==> flow/design.v <==
module microrom(
  input clk,
  input [8:0] addr,
  output reg [26:0] data
);
localparam na    = 4'h0;
localparam sel_a = 4'h0;  
localparam sel_b = 4'h1;  
localparam coma  = 4'h2;  
localparam adc_d = 4'h3;  
localparam adec  = 4'h4;  
localparam ainc  = 4'h5;  
localparam axorb = 4'h6;  
localparam aandb = 4'h7;  
localparam asifd = 4'h8;  
localparam alsfb = 4'h9;  
localparam aplsb = 4'ha;  
localparam aplb1 = 4'hb;  
localparam amnsb = 4'hc;  
localparam amns1 = 4'he;  
localparam mask  = 4'hf;  
localparam nwr = 2'b00;  
localparam wra = 2'b01;  
localparam wrb = 2'b10;  
localparam wen = 2'b11;  
localparam inc = 4'h0;  
localparam jmp = 4'h1;  
localparam jz  = 4'h2;  
localparam jnz = 4'h3;  
localparam jc  = 4'h4;  
localparam jnc = 4'h5;  
localparam js  = 4'h6;  
localparam jns = 4'h7;  
localparam cal = 4'h8;  
localparam ret = 4'h9;  
localparam cip = 4'ha;  
localparam csd = 4'hb;  
localparam cdd = 4'hc;  
localparam next = 13'h0;  
localparam sp_r0 = 4'h0;  
localparam sp_r1 = 4'h1;  
localparam sp_r2 = 4'h2;  
localparam sp_r3 = 4'h3;  
localparam sp_r4 = 4'h4;  
localparam sp_r5 = 4'h5;  
localparam sp_sp = 4'h6;  
localparam sp_pc = 4'h7;  
localparam sp_w1 = 4'h8;  
localparam sp_sc = 4'h9;  
localparam sp_di = 4'ha;  
localparam sp_dt = 4'hb;  
localparam sp_ir = 4'hc;  
localparam sp_ab = 4'hd;  
localparam sp_s1 = 4'he;  
localparam sp_s2 = 4'hf;  
localparam ps_carry    = 2'd0;
localparam ps_overflow = 2'd1;
localparam ps_zero     = 2'd2;
localparam ps_neg      = 2'd3;
always @(posedge clk)
  case (addr)
    9'h000: data <= { sel_a, sp_pc, sp_ab, wrb, next };
    9'h001: data <= { sel_a, sp_di, sp_ir, wrb, next };
    9'h002: data <= { ainc, sp_pc, sp_pc, wrb, cip, 9'h0 };
    9'h003: data <= { na, na, na, nwr, jmp, 9'h0 };
    9'h008: data <= { na, na, na, nwr, jz, 9'h00e };
    9'h009: data <= { mask, na, sp_w1, wrb, next };
    9'h00a: data <= { aandb, sp_ir, sp_w1, wrb, next };
    9'h00b: data <= { aplsb, sp_w1, sp_w1, wrb, next };
    9'h00c: data <= { coma, sp_w1, sp_w1, wrb, next };
    9'h00d: data <= { aplb1, sp_pc, sp_w1, wra, ret, 9'h0 };
    9'h00e: data <= { na, na, na, nwr, ret, 9'h0 };
    9'h028: data <= { na, na, na, nwr, csd, 9'h0 };
    9'h029: data <= { amns1, sp_w1, na, wra, next };
    9'h02a: data <= { na, na, na, nwr, cdd, 9'h0 };
    9'h040: data <= { na, na, na, nwr, csd, 9'h0 };
    9'h041: data <= { na, na, na, nwr, cdd, 9'h0 };
    9'h042: data <= { na, na, na, nwr, ret, 9'h0 };
    9'h100: data <= { sel_a, sp_sc, sp_w1, wrb, ret, 9'h0 };
    9'h110: data <= { sel_a, sp_w1, sp_dt, wrb, ret, 9'h0 };
    9'h120: data <= { sel_a, sp_sc, sp_ab, wrb, next };
    9'h121: data <= { sel_a, sp_di, sp_w1, wrb, ret, 9'h0 };
    9'h130: data <= { sel_a, sp_dt, sp_ab, wen, ret, 9'h0 };
    9'h140: data <= { sel_a, sp_sc, sp_ab, wrb, next };
    9'h141: data <= { sel_a, sp_di, sp_w1, wrb, next };
    9'h142: data <= { ainc, sp_sc, sp_sc, wrb, ret, 9'h0 };
    9'h150: data <= { sel_a, sp_dt, sp_ab, wen, next };
    9'h151: data <= { ainc, sp_dt, sp_dt, wrb, ret, 9'h0 };
    9'h160: data <= { sel_a, sp_sc, sp_ab, wrb, next };
    9'h161: data <= { sel_a, sp_di, sp_ab, wrb, next };
    9'h162: data <= { sel_a, sp_di, sp_w1, wrb, next };
    9'h163: data <= { ainc, sp_sc, sp_sc, wrb, ret, 9'h0 };
    9'h170: data <= { sel_a, sp_dt, sp_ab, wrb, next };
    9'h171: data <= { sel_a, sp_di, sp_ab, wen, next };
    9'h172: data <= { ainc, sp_dt, sp_dt, wrb, ret, 9'h0 };
    9'h1a0: data <= { sel_a, sp_sc, sp_ab, wrb, next };
    9'h1a1: data <= { sel_a, sp_di, sp_ab, wrb, next };
    9'h1a2: data <= { sel_a, sp_di, sp_w1, wrb, next };
    9'h1a3: data <= { adec, sp_sc, sp_sc, wrb, ret, 9'h0 };
    9'h1b0: data <= { sel_a, sp_dt, sp_ab, wrb, next };
    9'h1b1: data <= { sel_a, sp_di, sp_ab, wen, next };
    9'h1b2: data <= { adec, sp_dt, sp_dt, wrb, ret, 9'h0 };
    9'h180: data <= { sel_a, sp_sc, sp_ab, wrb, next };
    9'h181: data <= { sel_a, sp_di, sp_w1, wrb, next };
    9'h182: data <= { adec, sp_sc, sp_sc, wra, ret, 9'h0 };
    9'h190: data <= { sel_a, sp_dt, sp_ab, wen, next };
    9'h191: data <= { adec, sp_dt, sp_dt, wra, ret, 9'h0 };
    9'h1ff: data <= { na, na, na, nwr, jmp, 9'h0 };
  endcase
endmodule
# Step by step through the tools: microrom
# Tool output for the design above, in the order of the flow.
# Lines are those of the file above, counted from 1.
# Operators carry their Yosys type and port widths (W data, S select, Z words).
# The mark n/a stands for no value.
# design
top_module	microrom
clk_port	clk
library	sky130hd
corner	tt_025C_1v80

# Elaborated design
# Source: Yosys, flattened and elaborated, memories not mapped. Widths are those after wreduce. Registers that Yosys merges into a memory's read port (data or address) are not register bits. Print and check cells do not count. Equal cells are merged and count once.
# word_totals
reg_bits	27
# op_classes
muxes	1
eq_ne	46
reduce_logical	14
# op_table
operator	n
$pmux W27 S30	1
$eq A9 B9 Y1 const B	30
$eq A9 B4 Y1 const B	7
$reduce_bool A30 Y1	1
$eq A9 B6 Y1 const B	3
$eq A9 B7 Y1 const B	3
$reduce_or A2 Y1	10
$eq A9 B2 Y1 const B	2
$eq A9 B1 Y1 const B	1
$logic_not A9 Y1	1
$reduce_or A5 Y1	1
$reduce_or A4 Y1	1

# Logic depth
# Yosys ltp: most cells in a row. Word level: on the elaborated netlist, between registers, memories and ports. Mapped: between sequential cells and ports; inverters and the memories' decode and read muxes count.
# depth
ltp_word	3
abc_area	0
ltp_mapped	9
depth_no_buf	6

# After synthesis
# Yosys stat after the flow's synthesis: flattened, memories mapped to cells. It holds for the ABC_AREA given above (unset counts as 0); a run with the other value may have another netlist.
# by_type
cell	n	type_area_um2
sky130_fd_sc_hd__edfxtp_1	19	570.547
sky130_fd_sc_hd__buf_4	12	90.086
sky130_fd_sc_hd__nand2_1	24	90.086
sky130_fd_sc_hd__o21ai_0	16	80.077
sky130_fd_sc_hd__nand3_1	15	75.072
sky130_fd_sc_hd__nor2_1	20	75.072
sky130_fd_sc_hd__a21oi_1	10	50.048
sky130_fd_sc_hd__nor2b_1	8	50.048
sky130_fd_sc_hd__buf_2	9	45.043
sky130_fd_sc_hd__nand4_1	7	43.792
sky130_fd_sc_hd__buf_6	3	33.782
sky130_fd_sc_hd__a31oi_1	5	31.28
sky130_fd_sc_hd__nand2b_1	5	31.28
sky130_fd_sc_hd__nand4_2	2	25.024
sky130_fd_sc_hd__a211oi_1	3	22.522
sky130_fd_sc_hd__mux2_2	2	22.522
sky130_fd_sc_hd__nor3_1	4	20.019
sky130_fd_sc_hd__and2_1	3	18.768
# Not listed: further types 46, cells in them 62.
# mapped
seq_area_mm2	0.0005705
n_buf	25
mapped_cells	229
synth_area_mm2	0.0018818
flip_flops	19

# Path before layout
# Source: OpenSTA report_checks on the synthesized netlist (no wires, ideal clock, input and output delay 20% of the period each), path of least setup slack; recovery checks are left aside. Register names are those of the netlist, which keeps one name where synthesis merged equal registers.
# synth_path
path_kind	input-to-reg
start	input port addr[1]
end	register data[10]
path_buffers	3
tclk_ns	2.73
launch_ns	0.546
stages	9
setup_ns	0.485
path_delay_ns	2.088
arrival_time_ns	2.149
input_delay_ns	0.546
setup_slack_ns	0.096
period_less_setup_slack_ns	2.634
# "path_delay_ns" = arrival - input delay + setup time.
# "stages": output pins that drive a net of the path, with the launching flip-flop's if there is one; two outputs of one cell count as two.
# "period_less_setup_slack_ns" = period - worst setup slack (recovery checks aside). The figure is calculated, with input and output delays left at 20% of the set period.
# Between the ends stands the longest chain of elaborated cells between them, by number of cells; it is not shown to be the way that was timed. Of several equally long chains one is given.
# Each line given opens the expression or statement behind the cell; cells for indexed reads and writes are added by Yosys, which also makes memories of some case tables.
# A register here has more assigning lines than the two given.
# The path ends at the enable pin of a flip-flop; only ways to that pin are counted.
# synth_via
cell_sequence	sky130_fd_sc_hd__buf_4 > sky130_fd_sc_hd__buf_2 > sky130_fd_sc_hd__buf_2 > sky130_fd_sc_hd__nand3b_1 > sky130_fd_sc_hd__o21ai_1 > sky130_fd_sc_hd__a22oi_1 > sky130_fd_sc_hd__o32ai_1 > sky130_fd_sc_hd__o21ai_0 > sky130_fd_sc_hd__nand4_1
elab_chain_len	3
cone_cells	60
cone_lines	1
# synth_lines
item	line	source
from (decl)	3	input [8:0] addr,
$eq A9 B7 Y1	61	case (addr)
$reduce_or A2 Y1	n/a
$reduce_bool A30 Y1	n/a
to (assign)	62	9'h000: data <= { sel_a, sp_pc, sp_ab, wrb, next };
to (assign)	63	9'h001: data <= { sel_a, sp_di, sp_ir, wrb, next };
to (decl)	4	output reg [26:0] data

# Worst path after layout
# From the final timing report of stored run 2: the path of least setup slack in the routed layout; clock arrival at registers is part of the times.
# layout_path
path_kind	input-to-reg
start	input port addr[1]
end	register data[15]
arrival_time_ns	2.63
setup_ns	0.28
path_buffers	3
stages	8
launch_ns	0.66
tclk_ns	3.31
setup_slack_ns	0.65
input_delay_ns	0.66
# Between the ends stands the longest chain of elaborated cells between them, by number of cells; it is not shown to be the way that was timed. Of several equally long chains one is given.
# A register here has more assigning lines than the two given.
# The path ends at the enable pin of a flip-flop; only ways to that pin are counted.
# layout_via
cell_sequence	sky130_fd_sc_hd__clkdlybuf4s50_1 > sky130_fd_sc_hd__buf_12 > sky130_fd_sc_hd__nor2b_2 > sky130_fd_sc_hd__nand2_1 > sky130_fd_sc_hd__a31oi_1 > sky130_fd_sc_hd__nor4_4 > sky130_fd_sc_hd__nand4_1 > sky130_fd_sc_hd__buf_12
elab_chain_len	3
cone_cells	60
cone_lines	1
# layout_lines
item	line	source
from (decl)	3	input [8:0] addr,
$eq A9 B7 Y1	61	case (addr)
$reduce_or A2 Y1	n/a
$reduce_bool A30 Y1	n/a
to (assign)	62	9'h000: data <= { sel_a, sp_pc, sp_ab, wrb, next };
to (assign)	63	9'h001: data <= { sel_a, sp_di, sp_ir, wrb, next };
to (decl)	4	output reg [26:0] data

# Settings and measured results of 2 stored flow runs for module microrom (sky130hd), not sorted in any way. The constraints put input and output delay at 20% of the set period each and load the outputs with 0.01 pF.
# "timing.achieved_period_ns" is the run's clock period less its worst setup slack. It is reckoned from that one timing run; input and output delays stay at 20% of the period that was set.
# "total_power_mw" rests on the timing tool's default activity at the inputs, not on a simulated workload.
# Settings: . = not set for that run.
# Among the results, . means that no value is shown for the run.
name,stored run 1,stored run 2
period_ns,2.62,3.31
CORE_UTILIZATION,69,40
SETUP_SLACK_MARGIN,0.66,0.61
PLACE_DENSITY_LB_ADDON,0.28,.
HOLD_SLACK_MARGIN,0.05,.
CELL_PAD_IN_SITES_GLOBAL_PLACEMENT,0,.
TNS_END_PERCENT,20,.
GPL_TIMING_DRIVEN,1,.
CTS_CLUSTER_SIZE,17,.
SLEW_MARGIN,25,20
CAP_MARGIN,20,20
CORE_MARGIN,2,2
final_util_pct,.,53.7
setup_worst_slack_ns,.,0.648
timing.achieved_period_ns,.,2.662
total_power_mw,.,0.6557
synthesis_area_mm2,.,0.0018818
hold_ws_ns,.,1.147
design_die_area_mm2,.,0.0052693
# Stored run 1: not finished: placement ended with error DPL-0038
